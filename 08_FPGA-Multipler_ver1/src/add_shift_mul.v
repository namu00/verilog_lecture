==> flow/design.v <==
module add_shift_mul(
    input clk,
    input rst,
    input start,
    input [3:0] src1,
    input [3:0] src2,
    output [7:0] result,
    output valid
);
    localparam IDLE = 0,
        LOAD = 1,
        PHASE1 = 2,
        PHASE2 = 3,
        PHASE3 = 4,
        PHASE4 = 5,
        VALID = 6;
    reg [3:0] A;
    reg [3:0] B;
    reg [7:0] product;
    reg start_d;
    reg valid_d1;
    reg valid_d2;
    reg [2:0] state;
    reg [2:0] next;
    wire start_edge;
    wire carry;
    wire [3:0]ha_res;
    assign start_edge = !start & start_d;
    assign valid = valid_d1 & !valid_d2;
    assign result = (state == VALID) ? product : 8'b0;
    ha u_halfadder(
        .src1   (product[7:4]),
        .src2   (A),
        .c_out  (carry),
        .result (ha_res)
    );
    always @(posedge clk or negedge rst)begin
        if(!rst) state <= IDLE;
        else state <= next;
    end
    always @(state or start_edge)begin
        case(state)
            IDLE: next = start_edge ? LOAD : IDLE;
            LOAD: next = PHASE1;
            PHASE1: next = PHASE2;
            PHASE2: next = PHASE3;
            PHASE3: next = PHASE4;
            PHASE4: next = VALID;
            VALID: next = start_edge ? LOAD : VALID;
            default : next = IDLE;
        endcase
    end
    always @(posedge clk or negedge rst)begin
        if(!rst)begin
            product <= 0;
            valid_d1 <= 0;
        end
        else begin
            case(state)
                IDLE:begin
                    A <= 0;
                    B <= 0;
                    product <= 0;
                    valid_d1 <= 0;
                end
                LOAD: begin
                    A <= src1;
                    B <= src2;
                    product <= {4'h0,src2};
                    valid_d1 <= 0;
                end
                PHASE1: begin
                    if(B[0]) begin
                        product <= {carry,ha_res,product[3:1]};
                    end
                    else product <= {1'b0, product[7:1]};
                end
                PHASE2: begin
                    if(B[1]) begin
                        product <= {carry,ha_res,product[3:1]};
                    end
                    else product <= {1'b0, product[7:1]};
                end
                PHASE3: begin
                    if(B[2]) begin
                        product <= {carry,ha_res,product[3:1]};
                    end
                    else product <= {1'b0, product[7:1]};
                end
                PHASE4: begin
                    if(B[3]) begin
                        product <= {carry,ha_res,product[3:1]};
                    end
                    else product <= {1'b0, product[7:1]};
                end
                VALID: valid_d1 <= 1;
                default: begin
                    A <= 0;
                    B <= 0;
                    product <= 0;
                    valid_d1 <= 0;
                end
            endcase
        end
    end
    always@(posedge clk or negedge rst)begin
        if(!rst)begin
            start_d <= 0;
            valid_d2 <= 0;
        end
        else begin
            start_d <= start;
            valid_d2 <= valid_d1;
        end
    end
endmodule
module ha(
    input [3:0] src1,
    input [3:0] src2,
    output [3:0] result,
    output c_out
);
    assign {c_out,result} = src1 + src2;
endmodule
Tool chain data of add_shift_mul. What the tools print for add_shift_mul, step after step. Line numbers count from 1 in the design file above. Operators carry their Yosys type and port widths (W data, S select, Z words). Library cell names are shortened. The mark n/a stands for no value.

Top: add_shift_mul. Clock port: clk. Standard-cell library: sky130hd. Timing corner: tt_025C_1v80.

Word level. Counts by Yosys on the flattened word-level netlist (proc, flatten, opt, wreduce; memories kept). Register bits leave out memories and registers merged into their read ports (data or address). Print and check cells are left out. Cells with the same type and inputs are merged into one.

Under ROM bits stands 0. The entry for output and inout bits reads 9. Memory bits (writable): 0. The figure for input port bits is 11. The entry for memory cells reads 0. For latch bits the number is 0. For flip-flop bits (word level) the number is 22. The figure for word width x clocked read ports is 0.

Under multiplexer cells stands 12. The figure for multipliers is 0. The figure for reductions and logical operators is 6. The figure for bitwise gates (word level) is 3. The figure for $lt $le $gt $ge is 0. The figure for shift-type cells is 0. The figure for divide/modulo/power cells is 0. The entry for add/subtract/negate cells reads 1. The figure for equal/unequal tests is 6.

Operator list (count): $pmux W8 S6 (1); $mux W8 (5); $pmux W3 S7 (1); $pmux W4 S2 (2); $eq A3 B3 Y1 const B (3); $eq A3 B2 Y1 const B (2); $add A4 B4 Y5 (1); $reduce_or A5 Y1 (1); $reduce_or A4 Y1 (1); $eq A3 B1 Y1 const B (1); $logic_not A3 Y1 (1); $mux W3 (1); $and A1 B1 Y1 (2); $logic_not A1 Y1 (2); $reduce_and A2 Y1 (1); $pmux W1 S2 (1); $not A1 Y1 (1); $mux W1 (1).

Depth. Yosys ltp: most cells in a row. Word level: on the elaborated netlist, between registers, memories and ports. Mapped: between sequential cells and ports; inverters and the memories' decode and read muxes count.

Depth in word-level cells: 4. The figure for ABC_AREA is 0. The figure for depth in mapped cells is 7. Gate-level depth less buffers: 7.

Mapped cells and area. The flow's flattened synthesis, as Yosys stat reports it; memories are mapped. The netlist is that of the ABC_AREA named above (0 if unset); the other value can give another one.

Cell types: dfrtp_1 (count 17, area in all 425.408 µm²); edfxtp_1 (count 8, area in all 240.23 µm²); and2_1 (count 16, area in all 100.096 µm²); ha_1 (count 4, area in all 50.048 µm²); o21bai_1 (count 6, area in all 45.043 µm²); a21oi_1 (count 6, area in all 30.029 µm²); dfstp_2 (count 1, area in all 26.275 µm²); nand2b_1 (count 4, area in all 25.024 µm²); a22oi_1 (count 3, area in all 22.522 µm²); inv_1 (count 6, area in all 22.522 µm²); fa_1 (count 1, area in all 20.019 µm²); o21bai_4 (count 1, area in all 18.768 µm²); a21o_1 (count 2, area in all 15.014 µm²); or2b_1 (count 2, area in all 15.014 µm²); nor2b_4 (count 1, area in all 13.763 µm²); nor2b_1 (count 2, area in all 12.512 µm²); buf_6 (count 1, area in all 11.261 µm²); mux2_2 (count 1, area in all 11.261 µm²).

Other cell types: 14; their cells: 17.

The figure for flip-flops is 26. The figure for cells in the netlist is 99. For buffer cells the number is 2. For synthesis area the number is 1214.9 µm².

The figures by module come from a second, unflattened synthesis with its own total; it is not the netlist above.

Cells (unflattened synthesis): 94. The figure for area (unflattened synthesis) is 1187.4 µm².

Rows give one instance, submodules left out.

By module: add_shift_mul (seq. area 691.9 µm², cells 78, area 1051.0 µm², times used 1); ha (seq. area 0.0 µm², cells 16, area 136.4 µm², times used 1).

Worst setup path after synthesis. Path of least setup slack by OpenSTA after synthesis, without wires, with an ideal clock, recovery checks aside; 20% of the period is set as input and as output delay. Where synthesis merged equal registers, the netlist keeps one of their names.

Path kind: register to register. Start: register state. End: register A[0]. Arrival time: 1.744 ns. The figure for period is 2.58 ns. The entry for buffers on the path reads 1. Path delay: 2.129 ns. Under library setup time stands 0.385 ns. The figure for data required time is 2.195 ns. Driving pins on the path: 4. The entry for slack reads 0.450 ns. Period reached after synthesis: 2.13 ns.

"path delay" = arrival - input delay + setup time. "driving pins on the path" counts driving pins, that of a launching flip-flop among them; a cell with two outputs on the path counts twice. "period reached after synthesis" is the clock period less the worst setup slack; recovery checks do not enter. This is arithmetic on one report: input and output delays are still those of the set period (20% each). An end named without its bit number is one bit of that signal or, where synthesis recoded a state register, one of its new flip-flops. Between the ends stands the longest chain of elaborated cells between them, by number of cells; it is not shown to be the way that was timed. Of several equally long chains one is given. Each line given opens the expression or statement behind the cell; cells for indexed reads and writes are added by Yosys, which also makes memories of some case tables. A register here has more assigning lines than the two given. Only ways into the end's enable, where the timed path ends, are counted here.

Cells stage by stage: dfrtp_1 or4_4 buf_6 nor3b_1. Length of the longest elaborated chain: 4. Elaborated cells on any way between the ends: 8. Those cells by class: eq/ne (5); logic (1); reduce/logical (2).

Ends and longest elaborated chain, post-synthesis: start: declaration (RTL line 23) `reg [2:0] state;`; start: assignment (RTL line 38) `if(!rst) state <= IDLE;`; start: assignment (RTL line 39) `else state <= next;`; $eq A3 B3 Y1 (RTL line 59) `case(state)`; $reduce_or A5 Y1; $not A1 Y1; $reduce_and A2 Y1; end: assignment (RTL line 61) `A <= 0;`; end: assignment (RTL line 67) `A <= src1;`; end: declaration (RTL line 17) `reg [3:0] A;`.

Worst path after layout. From the final timing report of stored run 1: the path of least setup slack in the routed layout; clock arrival at registers is part of the times.

Path kind: register to register. Start: register state. End: register A[1]. The figure for period is 1.73 ns. The entry for buffers on the path reads 1. Driving pins on the path: 4. The figure for data required time is 1.79 ns. The entry for slack reads 0.03 ns. Under library setup time stands 0.26 ns. Arrival time: 1.75 ns.

An end named without its bit number is one bit of that signal or, where synthesis recoded a state register, one of its new flip-flops. A register here has more assigning lines than the two given.

Cells stage by stage: dfrtp_1 or4_4 nor3b_4 buf_6.

Ends and longest elaborated chain, post-layout: start: declaration (RTL line 23) `reg [2:0] state;`; start: assignment (RTL line 38) `if(!rst) state <= IDLE;`; start: assignment (RTL line 39) `else state <= next;`; end: assignment (RTL line 61) `A <= 0;`; end: assignment (RTL line 67) `A <= src1;`; end: declaration (RTL line 17) `reg [3:0] A;`.

No chain of elaborated cells between the ends is given.

Memo
Re: implementation data of add_shift_mul

Top module add_shift_mul; platform sky130hd; tools Yosys and OpenROAD; 2 stored runs in no particular order. Input and output delays are each 20% of the period that was set; the output load is 0.01 pF. "worst setup path time" is the time allowed to the run's worst setup path (the clock period less input and output delay, where it has them) less its slack. Clock arrival times count: a late capture clock shortens it, a late launch clock lengthens it. "total power after layout" is the tool's figure for a default switching activity; nothing was simulated.

Files of stored run 1:
==> flow/run.sh <==
#!/bin/bash
# the make line also repeats the synthesis and layout settings of config.mk as NAME=value (left out here)
make -C /OpenROAD-flow-scripts/flow DESIGN_CONFIG=/design/flow/config.mk WORK_HOME=/design/flow/orfs CLKGATE_MAP_FILE= finish
==> flow/config.mk <==
export PLATFORM = sky130hd
export DESIGN_NAME = add_shift_mul
export DESIGN_NICKNAME = add_shift_mul
export VERILOG_FILES = /design/flow/design.v
export SDC_FILE = /design/flow/constraint.sdc
export NUM_CORES = 4
export LEC_CHECK = 0
export CAP_MARGIN = 35
export CELL_PAD_IN_SITES_DETAIL_PLACEMENT = 0
export CELL_PAD_IN_SITES_GLOBAL_PLACEMENT = 1
export CORE_MARGIN = 2
export CORE_UTILIZATION = 49
export CTS_CLUSTER_SIZE = 55
export MAX_ROUTING_LAYER = met4
export MIN_ROUTING_LAYER = met1
export PLACE_DENSITY_LB_ADDON = 0.13
export SLEW_MARGIN = 20
==> flow/constraint.sdc <==
create_clock -name core_clock -period 1.73 [get_ports {clk}]
set_input_delay 0.3460 -clock core_clock [delete_from_list [all_inputs] [get_ports {clk}]]
set_output_delay 0.3460 -clock core_clock [all_outputs]
set_load 0.01 [all_outputs]

Results of stored run 1. For the Yosys chip area after synthesis the run shows 1214.9 µm². The area inside the die boundary stands at 2893.9 µm². The standard-cell area of the final layout is 1575.3 µm². The worst setup slack after layout is 0.031 ns. The total power after layout reads 0.001063 W. The worst setup path time stands at 1.70 ns. Critical path type: register to register.

Files of stored run 2:
==> flow/run.sh <==
#!/bin/bash
# the make line also repeats the synthesis and layout settings of config.mk as NAME=value (left out here)
make -C /OpenROAD-flow-scripts/flow DESIGN_CONFIG=/design/flow/config.mk WORK_HOME=/design/flow/orfs CLKGATE_MAP_FILE= finish
==> flow/config.mk <==
export PLATFORM = sky130hd
export DESIGN_NAME = add_shift_mul
export DESIGN_NICKNAME = add_shift_mul
export VERILOG_FILES = /design/flow/design.v
export SDC_FILE = /design/flow/constraint.sdc
export NUM_CORES = 4
export LEC_CHECK = 0
export CAP_MARGIN = 20
export CORE_MARGIN = 2
export CORE_UTILIZATION = 40
export SETUP_SLACK_MARGIN = 0.5
export SLEW_MARGIN = 20
==> flow/constraint.sdc <==
create_clock -name core_clock -period 2.2 [get_ports {clk}]
set_input_delay 0.4400 -clock core_clock [delete_from_list [all_inputs] [get_ports {clk}]]
set_output_delay 0.4400 -clock core_clock [all_outputs]
set_load 0.01 [all_outputs]

Results of stored run 2. For the Yosys chip area after synthesis the run shows 1214.9 µm². The area inside the die boundary stands at 3494.0 µm². The standard-cell area of the final layout is 1559.0 µm². The worst setup slack after layout is 0.492 ns. The total power after layout reads 0.0008758 W. The worst setup path time stands at 1.71 ns. Critical path type: register to register.
